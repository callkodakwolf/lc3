==> flow/design.v <==
module decode( 					
	input 			clk,
	input 			rst,
	input [15:0] 	npc_in,
	input 			enable_decode,
	input [15:0]	instr_mem_dout,
	input [2:0]			psr,
	output reg [15:0] 	ir,
	output wire [5:0] 	e_control,
	output reg [1:0] 	w_control,
	output reg [15:0] 	npc_out,
	output reg 		mem_control
	);
	parameter BR = 4'b0000;
	parameter JMP = 4'b1100;
	parameter ADD = 4'b0001;
	parameter AND = 4'b0101;
	parameter NOT = 4'b1001;
	parameter LD = 4'b0010;
	parameter LDR  = 4'b0110;
	parameter LDI  = 4'b1010;
	parameter LEA  = 4'b1110;
	parameter ST  = 4'b0011;
	parameter STR  = 4'b0111;
	parameter STI  = 4'b1011;		
	reg [1:0] 	alu_control;
	reg [1:0] 	pcselect1;
	reg 	 	pcselect2;
	reg 		op2select;
	assign e_control = { alu_control, pcselect1, pcselect2, op2select};
	always@(posedge clk)
		begin
			if(!rst) 
				begin
					ir <= 16'h0;
					npc_out <= 16'h0;
					alu_control <= 2'h0;
					pcselect1 <=2'h0;
					pcselect2 <=2'h0;
					op2select <=1'h0;
					w_control <= 2'h0;
					mem_control <= 1'h0;
				end
			else begin
				if(enable_decode == 1'b0) begin
					ir <= ir;
					npc_out <= npc_out;
					alu_control <= alu_control;
					pcselect1 <=pcselect1;
					pcselect2 <= pcselect2;
					op2select <= op2select;
					w_control <= w_control;
					mem_control <= mem_control;
				end
				else begin
					ir <= instr_mem_dout;
					npc_out <= npc_in;	
					casex(instr_mem_dout[15:12])
						BR:		begin 
									w_control <= 2'b00;
									pcselect1 <= 2'b01;
									pcselect2 <= 1'b1;
									mem_control <=  1'bx;
									alu_control <= 2'bxx;
									op2select <= 1'bx;
								end
						ADD:	begin 
									w_control <= 2'b00;
									alu_control <= 2'b00;
									op2select <= instr_mem_dout[5]? 1'b0:1'b1;
									mem_control <=  1'bx;
									pcselect1 <= 2'bxx;
									pcselect2 <= 1'bx;
								end
						LD:		begin
									w_control <= 2'b01;
									mem_control <= 1'b0;
									pcselect1 <= 2'b01;
									pcselect2 <= 1'b1;
									alu_control <= 2'bxx;
									op2select <= 1'bx;
								end
						ST: 	begin 
									w_control <= 2'b00;
									mem_control <= 1'b0;
									pcselect1 <= 2'b01;
									pcselect2 <= 1'b1;
									alu_control <= 2'bxx;
									op2select <= 1'bx;
								end
						AND:	begin
									w_control <= 2'b00;
									alu_control <= 2'b01;
									op2select <= instr_mem_dout[5]? 1'b0:1'b1;
									mem_control <=  1'bx;
									pcselect1 <= 2'bxx;
									pcselect2 <= 1'bx;
								end
						LDR: 	begin
									w_control <= 2'b01;
									mem_control <= 1'b0;
									pcselect1 <= 2'b10;
									pcselect2 <= 1'b0;
									alu_control <= 2'bxx;
									op2select <= 1'bx;
								end
						STR: 	begin
									w_control <= 2'b00;
									mem_control <= 1'b0;
									pcselect2 <= 1'b0;
									pcselect1 <= 2'b10;
									alu_control <= 2'bxx;
									op2select <= 1'bx;
								end
						NOT:	begin
									w_control <= 2'b00;
									alu_control <= 2'b10;
									mem_control <=  1'bx;
									pcselect1 <= 2'bxx;
									pcselect2 <= 1'bx;
									op2select <= 1'bx;
								end									
						LDI: 	begin
									w_control <=  2'b01;
									mem_control <= 1'b1;
									pcselect1 <= 2'b01;
									pcselect2 <= 1'b1;
									alu_control <= 2'bxx;
									op2select <= 1'bx;
								end
						STI: 	begin
									w_control <=  2'b00;
									mem_control <= 1'b1;
									pcselect1 <= 2'b01;
									pcselect2 <= 1'b1;
									alu_control <= 2'bxx;
									op2select <= 1'bx;
								end
						JMP:	begin
									w_control <= 2'b00;
									pcselect1 <= 2'b11;
									pcselect2 <= 1'b0;
									mem_control <=  1'bx;
									alu_control <= 2'bxx;
									op2select <= 1'bx;
								end
						LEA: 	begin
									w_control <= 2'b10;
									pcselect1 <= 2'b01;
									pcselect2 <= 1'b1;
									mem_control <=  1'bx;
									alu_control <= 2'bxx;
									op2select <= 1'bx;
								end
						default:	begin
										w_control <= 2'bxx;
										mem_control <= 1'bx;
										alu_control <= 2'bxx;
										op2select <= 1'bx;	
										pcselect1 <= 2'bxx;
										pcselect2 <= 1'bx;
									end	
					endcase
				end
			end
		end
endmodule
* From RTL to reports: decode
What the tools print for decode, step after step. Lines are those of the file above, counted from 1. The mark n/a stands for no value.
Inputs: design top decode, clock input clk, library sky130hd, corner tt_025C_1v80

* Word level
Source: Yosys, flattened and elaborated, memories not mapped. Widths are those after wreduce. Registers that Yosys merges into a memory's read port (data or address) are not register bits. Print and check cells do not count. Equal cells are merged and count once.
Bit counts: flip-flop bits (word level) 41, input port bits 38, output and inout port bits 41, elaborated cells 35
Cells by class: mux-type cells 7, reductions and logical operators 9, equality and inequality tests 11
Operator list (count):
- equality test 4 bit with constant B | 5
- case mux 2 bit (select 3 bit) | 3
- equality test 4 x 3 -> 1 bit with constant B | 3
- equality test 4 x 2 -> 1 bit with constant B | 2
- OR reduction 8 bit | 1
- OR reduction 2 bit | 3
- OR reduction 3 bit | 2
- OR reduction 6 bit | 1
- equality test 4 x 1 -> 1 bit with constant B | 1
- logical NOT 4 bit | 1
- OR reduction 4 bit | 1
- case mux 1 bit (select 2 bit) | 2
- two-way mux 1 bit | 2

* Logic depth
Yosys ltp: most cells in a row. Word level: on the elaborated netlist, between registers, memories and ports. Mapped: between sequential cells and ports; inverters and the memories' decode and read muxes count.
Logic depth: word-level depth 3, ABC_AREA 0, gate-level depth with buffers 5, mapped depth without buffers 3

* Netlist
The flow's flattened synthesis, as Yosys stat reports it; memories are mapped. The netlist is that of the ABC_AREA named above (0 if unset); the other value can give another one.
Cells by type (count):
- sky130_fd_sc_hd__dfxtp_1 | 41
- sky130_fd_sc_hd__mux2i_1 | 32
- sky130_fd_sc_hd__nor2b_1 | 32
- sky130_fd_sc_hd__buf_4 | 6
- sky130_fd_sc_hd__buf_8 | 2
- sky130_fd_sc_hd__nand4b_1 | 3
- sky130_fd_sc_hd__nand2b_1 | 4
- sky130_fd_sc_hd__a21boi_1 | 3
- sky130_fd_sc_hd__clkbuf_1 | 4
- sky130_fd_sc_hd__a31oi_1 | 2
- sky130_fd_sc_hd__and2_1 | 2
- sky130_fd_sc_hd__o22ai_1 | 2
- sky130_fd_sc_hd__inv_1 | 3
- sky130_fd_sc_hd__a41o_1 | 1
- sky130_fd_sc_hd__o21ai_0 | 2
- sky130_fd_sc_hd__and3b_1 | 1
- sky130_fd_sc_hd__o2111ai_1 | 1
- sky130_fd_sc_hd__a21boi_0 | 1
Other cell types: 8; their cells: 9.
Mapped netlist: buffer cells 13, cells in the netlist 151, cell area after synthesis 1646.6 µm², flip-flops 41, area of sequential cells 820.8 µm²

* Worst setup path after synthesis
Path of least setup slack by OpenSTA after synthesis, without wires, with an ideal clock, recovery checks aside; 20% of the period is set as input and as output delay. Where synthesis merged equal registers, the netlist keeps one of their names.
Path post-synthesis: path kind input-to-reg, from in instr_mem_dout[15], to reg w_control[0], stages on the path 4, slack 576 ps, delay of the path 751 ps, clock period 1660 ps, data arrival time 960 ps, setup time 123 ps, input delay 332 ps, synthesis period reached 1084 ps
"delay of the path" = arrival - input delay + setup time. "stages on the path": output pins that drive a net of the path, with the launching flip-flop's if there is one; two outputs of one cell count as two. "synthesis period reached" = period - worst setup slack (recovery checks aside). The figure is calculated, with input and output delays left at 20% of the set period. Between the ends stands the longest chain of elaborated cells between them, by number of cells; it is not shown to be the way that was timed. Of several equally long chains one is given. A line is the first line of the expression or statement that the cell stems from. Yosys adds cells for indexed reads and writes and turns some case tables into memories. A register here has more assigning lines than the two given.
On the way, post-synthesis: cell sequence sky130_fd_sc_hd__buf_2 -> sky130_fd_sc_hd__or2_2 -> sky130_fd_sc_hd__a21oi_1 -> sky130_fd_sc_hd__o22ai_1, length of the longest elaborated chain 3, elaborated cells between the ends (all ways) 15
RTL lines, path post-synthesis:
- start, declared | line 6 | input [15:0] instr_mem_dout,
- equality test 4 bit | line 58 | casex(instr_mem_dout[15:12])
- OR reduction 8 bit
- case mux 2 bit (select 3 bit) | line 58
- end, assigned | line 52 | w_control <= w_control;
- end, assigned | line 60 | w_control <= 2'b00;
- end, declared | line 10 | output reg [1:0] w_control,

* Worst path after layout
Path of least setup slack in the final report of flow run 1 (OpenROAD, finished layout, wires in). Where an end is a register, its clock arrival counts in the times. The path's times are printed in steps of 10 ps; the period is the one set.
Path post-layout: path kind reg-to-output, from reg npc_out[0], to out npc_out[0], clock period 816 ps, stages on the path 2, slack -100 ps, data arrival time 760 ps, external output delay 160 ps
A register here has more assigning lines than the two given.
On the way, post-layout: cell sequence sky130_fd_sc_hd__dfxtp_2 -> sky130_fd_sc_hd__buf_6, length of the longest elaborated chain 0, elaborated cells between the ends (all ways) 0
RTL lines, path post-layout:
- start, declared | line 11 | output reg [15:0] npc_out,
- start, assigned | line 47 | npc_out <= npc_out;
- start, assigned | line 57 | npc_out <= npc_in;
- end, declared | line 11

decode through Yosys and OpenROAD on sky130hd: 2 stored runs, unordered, with their settings and measured results. The constraints put input and output delay at 20% of the set period each and load the outputs with 0.01 pF.
"clock period reached" means the clock period less the worst setup slack. The figure is calculated, with input and output delays left at 20% of the set period.
"time of the worst setup path": the worst setup path's part of the clock period (all of it between registers, 20% less for each end at a port) less its slack. A launch clock that arrives late makes it longer, a capture clock that arrives late makes it shorter.
"power consumption" is the tool's figure for a default switching activity; nothing was simulated.
"time of the worst setup path" is given in steps of 10 ps.

[flow run 1] flow files
==> flow/run.sh <==
#!/bin/bash
# the make line also repeats the synthesis and layout settings of config.mk as NAME=value (left out here)
make -C /OpenROAD-flow-scripts/flow DESIGN_CONFIG=/design/flow/config.mk WORK_HOME=/design/flow/orfs CLKGATE_MAP_FILE= finish
==> flow/config.mk <==
export PLATFORM = sky130hd
export DESIGN_NAME = decode
export DESIGN_NICKNAME = decode
export VERILOG_FILES = /design/flow/design.v
export SDC_FILE = /design/flow/constraint.sdc
export NUM_CORES = 4
export LEC_CHECK = 0
export CAP_MARGIN = 20
export CELL_PAD_IN_SITES_DETAIL_PLACEMENT = 2
export CELL_PAD_IN_SITES_GLOBAL_PLACEMENT = 1
export CORE_MARGIN = 6
export CORE_UTILIZATION = 18
export CTS_CLUSTER_DIAMETER = 247
export CTS_CLUSTER_SIZE = 81
export MAX_ROUTING_LAYER = met4
export MIN_ROUTING_LAYER = met2
export PLACE_DENSITY_LB_ADDON = 0.22
export SETUP_SLACK_MARGIN = 0.23
export SLEW_MARGIN = 20
export TNS_END_PERCENT = 75
==> flow/constraint.sdc <==
create_clock -name core_clock -period 0.816 [get_ports {clk}]
set_input_delay 0.1632 -clock core_clock [delete_from_list [all_inputs] [get_ports {clk}]]
set_output_delay 0.1632 -clock core_clock [all_outputs]
set_load 0.01 [all_outputs]

[flow run 1] result: std-cell area (final layout) 2966.6 µm²; post-layout utilization 33.9%; die size 11587.4 µm²; power consumption 0.004597 W; worst setup slack after layout -104 ps; clock period reached 920 ps; time of the worst setup path 760 ps; critical path type reg-to-output; worst hold slack 240 ps; chip area after synthesis (Yosys) 1646.6 µm²; total negative setup slack -3565 ps

[flow run 2] flow files
==> flow/run.sh <==
#!/bin/bash
# the make line also repeats the synthesis and layout settings of config.mk as NAME=value (left out here)
make -C /OpenROAD-flow-scripts/flow DESIGN_CONFIG=/design/flow/config.mk WORK_HOME=/design/flow/orfs CLKGATE_MAP_FILE= finish
==> flow/config.mk <==
export PLATFORM = sky130hd
export DESIGN_NAME = decode
export DESIGN_NICKNAME = decode
export VERILOG_FILES = /design/flow/design.v
export SDC_FILE = /design/flow/constraint.sdc
export NUM_CORES = 4
export LEC_CHECK = 0
export CAP_MARGIN = 20
export CELL_PAD_IN_SITES_GLOBAL_PLACEMENT = 2
export CORE_MARGIN = 7
export CORE_UTILIZATION = 43
export MIN_ROUTING_LAYER = met2
export PLACE_DENSITY_LB_ADDON = 0.25
export SETUP_SLACK_MARGIN = -0.05
export SLEW_MARGIN = 20
==> flow/constraint.sdc <==
create_clock -name core_clock -period 0.76 [get_ports {clk}]
set_input_delay 0.1520 -clock core_clock [delete_from_list [all_inputs] [get_ports {clk}]]
set_output_delay 0.1520 -clock core_clock [all_outputs]
set_load 0.01 [all_outputs]

[flow run 2] result: no results, placement failed with FLW-0024
